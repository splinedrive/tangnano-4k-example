==> flow/design.v <==
parameter Memory_Clock = 159;
parameter PSRAM_WIDTH = 8;
parameter DQ_WIDTH = 8;
parameter ADDR_WIDTH = 22;
parameter Burst_Length  = "128_Bytes";
parameter burst_num = 32;
parameter Fixed_Latency_Enable = "Fixed";
parameter Initial_Latency = 6;
parameter Drive_Strength = "34";
parameter Deep_Power_Down = "OFF";
parameter Hybrid_Sleep_Mode = "OFF";
parameter Refresh_Rate = "normal";
parameter PASR = "full";
parameter Clk_Type = "DIFF";
module tmds_encoder(
           input clk,
           input DE,
           input [7:0]D,
           input C1,
           input C0,
           output reg[9:0] q_out = 0
       );
parameter LEGACY_DVI_CONTROL_LUT = 0;
function [3:0] N0;
    input [7:0] d;
    integer i;
    begin
        N0 = 0;
        for (i = 0; i < 8; i = i +1)
            N0 = N0 + !d[i];
    end
endfunction
function [3:0] N1;
    input [7:0] d;
    integer i;
    begin
        N1 = 0;
        for (i = 0; i < 8; i = i +1)
            N1 = N1 + d[i];
    end
endfunction
reg signed [7:0] cnt_prev = 0;
reg signed [7:0] cnt = 0;
reg [8:0] q_m;
always @(*) begin
    if ( (N1(D) > 4) | (N1(D) == 4) & (D[0] == 0) ) begin
        q_m[0] =           D[0];
        q_m[1] = q_m[0] ~^ D[1];
        q_m[2] = q_m[1] ~^ D[2];
        q_m[3] = q_m[2] ~^ D[3];
        q_m[4] = q_m[3] ~^ D[4];
        q_m[5] = q_m[4] ~^ D[5];
        q_m[6] = q_m[5] ~^ D[6];
        q_m[7] = q_m[6] ~^ D[7];
        q_m[8] = 1'b0;
    end else begin
        q_m[0] =          D[0];
        q_m[1] = q_m[0] ^ D[1];
        q_m[2] = q_m[1] ^ D[2];
        q_m[3] = q_m[2] ^ D[3];
        q_m[4] = q_m[3] ^ D[4];
        q_m[5] = q_m[4] ^ D[5];
        q_m[6] = q_m[5] ^ D[6];
        q_m[7] = q_m[6] ^ D[7];
        q_m[8] = 1'b1;
    end  
end
always @(posedge clk) begin
    if (DE) begin
        if ((cnt_prev == 0) | (N1(q_m[7:0]) == N0(q_m[7:0]))) begin
            q_out[9]   <= ~q_m[8];
            q_out[8]   <=  q_m[8];
            q_out[7:0] <= q_m[8] ? q_m[7:0] : ~q_m[7:0];
            if (q_m[8] == 0) begin
                cnt = cnt_prev + (N0(q_m[7:0]) - N1(q_m[7:0]));
            end else begin
                cnt = cnt_prev + (N1(q_m[7:0]) - N0(q_m[7:0]));
            end  
        end else begin
            if ( (cnt_prev > 0 & (N1(q_m[7:0]) > N0(q_m[7:0]))) |
                    (cnt_prev < 0 & (N0(q_m[7:0]) > N1(q_m[7:0]))) ) begin
                q_out[9] <= 1;
                q_out[8] <= q_m[8];
                q_out[7:0] <= ~q_m[7:0];
                cnt = cnt_prev + 2*q_m[8] + (N0(q_m[7:0]) - N1(q_m[7:0]));
            end else begin
                q_out[9] <= 0;
                q_out[8] <= q_m[8];
                q_out[7:0] <= q_m[7:0];
                cnt = cnt_prev - {~q_m[8], 1'b0} + (N1(q_m[7:0]) - N0(q_m[7:0]));
            end  
        end  
    end else begin
        cnt = 0;
        case ({C1, C0})
            2'b00: q_out <= 10'b1101010100;
            2'b01: q_out <= 10'b0010101011;
            2'b10: q_out <= 10'b0101010100;
            2'b11: q_out <= 10'b1010101011;
        endcase
    end  
    cnt_prev <= cnt;
end
endmodule
==> From RTL to reports: tmds_encoder <==
The steps from the RTL of tmds_encoder to its reports follow in flow order.
Line numbers count from 1 in the design file above.
Cell names lack the library's common part.
{ "design": {"top_module": "tmds_encoder", "clk_port": "clk", "cell_library": "sky130hd", "pvt_corner": "tt_025C_1v80"} }

==> Word level <==
Source: Yosys, flattened and elaborated, memories not mapped. Widths are those after wreduce; folded enables and synchronous resets count as part of the registers. Registers that Yosys merges into a memory's read port (data or address) are not register bits. Print and check cells do not count.
{ "bits": {"reg_bits": 18, "latchBits": 0, "ram_bits": 0, "rom_bits": 0, "clocked_rd_ports_x_width": 0, "n_memories": 0, "inputBits": 12, "out_inout_bits": 10, "wordCells": 100} }
{ "classes": {"n_addsub": 30, "n_mul": 0, "n_div": 0, "n_cmp": 5, "equal": 5, "n_shift": 0, "n_mux": 22, "n_logic": 22, "reduce_logical": 14} }
{ "op_table": {"columns": ["cell", "count"], "rows": [
  ["2-to-1 mux 8 bit", 7],
  ["adder 4 x 1 -> 4 bit", 12],
  ["adder 8 bit", 3],
  ["case mux 8 bit (select 2 bit)", 1],
  ["subtractor 4 x 4 -> 5 bit", 3],
  ["adder 3 x 1 -> 4 bit", 3],
  ["2-to-1 mux 1 bit", 12],
  ["adder 2 x 1 -> 3 bit", 3],
  ["logical NOT 1 bit", 8],
  ["OR reduction 2 bit", 4],
  ["> comparator 4 bit", 2],
  ["> comparator 8 x 1 -> 1 bit with constant B", 1],
  ["less-than comparator 8 x 1 -> 1 bit with constant B", 1],
  ["adder 8 x 2 -> 8 bit", 1],
  ["subtractor 8 x 2 -> 8 bit", 1],
  ["adder 8 x 5 -> 8 bit", 1],
  ["inverter 8 bit", 1],
  ["logical NOT 8 bit", 1],
  ["XNOR 1 bit", 7],
  ["XOR 1 bit", 7],
  ["adder 1 x 1 -> 2 bit", 3],
  ["== test 2 bit with constant B", 2],
  ["> comparator 4 x 3 -> 1 bit with constant B", 1],
  ["== test 4 x 3 -> 1 bit with constant B", 1],
  ["== test 4 bit", 1],
  ["case mux 1 bit (select 2 bit)", 2],
  ["AND 1 bit", 3],
  ["OR 1 bit", 3]
]} }
Other operator kinds: 3; their cells: 3.

==> Logic depth <==
Yosys ltp: most cells in a row. Word level: on the elaborated netlist, between registers, memories and ports. Mapped: between sequential cells and ports; inverters and the memories' decode and read muxes count.
{ "logic_depth": {"depth_word": 25, "ABC_AREA": 0, "mapped_depth": 35, "mapped_depth_nobuf": 35} }

==> After synthesis <==
Yosys stat after the flow's synthesis: flattened, memories mapped to cells. It holds for the ABC_AREA given above (unset counts as 0); a run with the other value may have another netlist.
{ "synth_totals": {"stdcells": 387, "synth_area_mm2": 0.0031405, "ff_cells": 18, "buf_cells": 9} }
{ "types": {"columns": ["cell_type", "count", "area_total_um2"], "rows": [
  ["ha_1", 52, 650.624],
  ["dfxtp_1", 18, 360.346],
  ["fa_1", 16, 320.307],
  ["xnor2_1", 30, 262.752],
  ["inv_1", 67, 251.491],
  ["a21oi_1", 24, 120.115],
  ["nor2b_1", 14, 87.584],
  ["nand2_1", 23, 86.333],
  ["nor2_1", 21, 78.826],
  ["o21ai_0", 13, 65.062],
  ["a211oi_1", 7, 52.55],
  ["a21o_1", 6, 45.043],
  ["mux2i_1", 4, 40.038],
  ["nand3_1", 8, 40.038],
  ["xor2_1", 4, 35.034],
  ["nand2b_1", 5, 31.28],
  ["nor3_1", 6, 30.029],
  ["o21a_1", 4, 30.029]
]} }
Not listed: further types 44, cells in them 65.

==> Worst setup path after synthesis <==
Source: OpenSTA report_checks on the synthesized netlist (no wires, ideal clock, input and output delay 20% of the period each), path of least setup slack; recovery checks are left aside. Register names are those of the netlist, which keeps one name where synthesis merged equal registers.
{ "synth_timing": {"path_type": "input to register", "startpoint": "input port D[0]", "endpoint": "register cnt_prev[7]", "period_ns": 12.4, "in_delay_ns": 2.480, "setup_time_ns": 0.096, "launch_ns": 2.480, "arrival_time_ns": 10.521, "slack_ns": 1.783, "path_delay_ns": 8.137, "path_stages": 34, "n_path_buf": 1, "period_less_setup_slack_ns": 10.617} }
"path_delay_ns" = arrival - input delay + setup time.
"path_stages" counts driving pins, that of a launching flip-flop among them; a cell with two outputs on the path counts twice.
"period_less_setup_slack_ns" = period - worst setup slack (recovery checks aside). The figure is calculated, with input and output delays left at 20% of the set period.
Between the ends stands the longest chain of elaborated cells between them, by number of cells; it is not shown to be the way that was timed. Of several equally long chains one is given.
A line is the first line of the expression or statement that the cell stems from. Yosys adds cells for indexed reads and writes and turns some case tables into memories.
{ "synth_between": {"path_cell_list": "inv_1 fa_1 fa_1 fa_1 inv_1 ha_1 fa_1 or3b_2 a2bb2oi_1 o21ai_1 clkbuf_1 xnor2_1 inv_1 fa_1 xnor2_1 ha_1 inv_1 fa_1 inv_1 fa_1 inv_1 ha_1 nor2b_1 o211ai_1 nand3_1 ha_1 inv_1 ha_1 nor3_1 a2111o_1 o211ai_1 nor4b_1 a211oi_1 nor4b_1", "elab_chain_cells": 24} }
{ "synth_rtl": {"columns": ["element", "line", "text"], "rows": [
  ["start, declared", 18, "input [7:0]D,"],
  ["adder 1 x 1 -> 2 bit", 39, "N1 = N1 + d[i];"],
  ["adder 2 x 1 -> 3 bit", 39, null],
  ["adder 3 x 1 -> 4 bit", 39, null],
  ["adder 4 x 1 -> 4 bit (4 in a row)", 39, null],
  ["== test 4 x 3 -> 1 bit", 46, "if ( (N1(D) > 4) | (N1(D) == 4) & (D[0] == 0) ) begin"],
  ["AND 1 bit", 46, null],
  ["OR 1 bit", 46, null],
  ["[4 not listed]", null, null],
  ["adder 3 x 1 -> 4 bit", 30, "N0 = N0 + !d[i];"],
  ["adder 4 x 1 -> 4 bit (4 in a row)", 30, null],
  ["> comparator 4 bit", 80, "if ( (cnt_prev > 0 & (N1(q_m[7:0]) > N0(q_m[7:0]))) |"],
  ["AND 1 bit", 80, null],
  ["OR 1 bit", 80, null],
  ["2-to-1 mux 8 bit", 80, null],
  ["2-to-1 mux 8 bit", 70, "if ((cnt_prev == 0) | (N1(q_m[7:0]) == N0(q_m[7:0]))) begin"],
  ["end, assigned", 102, "cnt_prev <= cnt;"],
  ["end, declared", 42, "reg signed [7:0] cnt_prev = 0;"]
]} }

==> Timing after layout <==
Path of least setup slack in the final report of job 1 (OpenROAD, finished layout, wires in). Where an end is a register, its clock arrival counts in the times.
{ "layout_timing": {"path_type": "input to register", "startpoint": "input port D[0]", "endpoint": "register cnt_prev[7]", "period_ns": 11.6, "in_delay_ns": 2.32, "setup_time_ns": 0.10, "launch_ns": 2.32, "arrival_time_ns": 11.15, "slack_ns": 0.61, "path_stages": 32, "n_path_buf": 1} }
Between the ends stands the longest chain of elaborated cells between them, by number of cells; it is not shown to be the way that was timed. Of several equally long chains one is given.
{ "layout_between": {"path_cell_list": "clkdlybuf4s50_1 inv_1 fa_1 fa_1 fa_1 inv_1 ha_1 fa_1 or3b_2 a2bb2oi_1 o21ai_2 xnor2_1 inv_1 fa_1 xnor2_1 ha_1 inv_1 fa_1 inv_1 fa_1 fa_1 fa_1 inv_1 ha_1 inv_1 fa_1 nor2b_1 o31a_1 o22ai_1 xnor2_1 a211oi_1 nor4b_1", "elab_chain_cells": 24} }
{ "layout_rtl": {"columns": ["element", "line", "text"], "rows": [
  ["start, declared", 18, "input [7:0]D,"],
  ["adder 1 x 1 -> 2 bit", 39, "N1 = N1 + d[i];"],
  ["adder 2 x 1 -> 3 bit", 39, null],
  ["adder 3 x 1 -> 4 bit", 39, null],
  ["adder 4 x 1 -> 4 bit (4 in a row)", 39, null],
  ["== test 4 x 3 -> 1 bit", 46, "if ( (N1(D) > 4) | (N1(D) == 4) & (D[0] == 0) ) begin"],
  ["AND 1 bit", 46, null],
  ["OR 1 bit", 46, null],
  ["[4 not listed]", null, null],
  ["adder 3 x 1 -> 4 bit", 30, "N0 = N0 + !d[i];"],
  ["adder 4 x 1 -> 4 bit (4 in a row)", 30, null],
  ["> comparator 4 bit", 80, "if ( (cnt_prev > 0 & (N1(q_m[7:0]) > N0(q_m[7:0]))) |"],
  ["AND 1 bit", 80, null],
  ["OR 1 bit", 80, null],
  ["2-to-1 mux 8 bit", 80, null],
  ["2-to-1 mux 8 bit", 70, "if ((cnt_prev == 0) | (N1(q_m[7:0]) == N0(q_m[7:0]))) begin"],
  ["end, assigned", 102, "cnt_prev <= cnt;"],
  ["end, declared", 42, "reg signed [7:0] cnt_prev = 0;"]
]} }

Hand-over note for tmds_encoder

Record of 2 stored runs of the RTL-to-layout flow on tmds_encoder, platform sky130hd. The runs are unordered. Constraints: input delay and output delay 20% of the set period each, output load 0.01 pF.
"timing.achieved_period_ns": clock period set for the run, less the worst setup slack. It is reckoned from that one timing run; input and output delays stay at 20% of the period that was set.
"worst_path_time_ns" means the part of the period allowed to the worst setup path (the constraints hold back 20% at inputs and 20% at outputs) less its slack; where the path has registers, the arrival times of their clocks count too.
[
  {
    "run": "job 1",
    "settings": { "period_ns": 11.6, "CAP_MARGIN": 20, "CORE_MARGIN": 2, "CORE_UTILIZATION": 40, "SLEW_MARGIN": 20 },
    "results": { "timing.achieved_period_ns": 10.988, "layout_utilization_pct": 46.5, "synth_chip_area_mm2": 0.0031405, "fin_hold_ws_ns": 0.772, "worst_path_time_ns": 8.67, "path_kind": "input to register", "final_die_area_mm2": 0.0085757, "ws_setup_ns": 0.612 }
  },
  {
    "run": "job 2",
    "settings": { "period_ns": 15.3, "CORE_UTILIZATION": 57, "SETUP_SLACK_MARGIN": -0.33, "PLACE_DENSITY": 0.85, "HOLD_SLACK_MARGIN": 0.26, "CORE_ASPECT_RATIO": 0.63, "GPL_ROUTABILITY_DRIVEN": 0, "CTS_CLUSTER_SIZE": 14, "CTS_CLUSTER_DIAMETER": 268, "SLEW_MARGIN": 35, "MIN_ROUTING_LAYER": "met2", "MAX_ROUTING_LAYER": "met4", "CAP_MARGIN": 20, "CORE_MARGIN": 2 },
    "outcome": "incomplete, routing halted on GRT-0116"
  }
]

End of note.
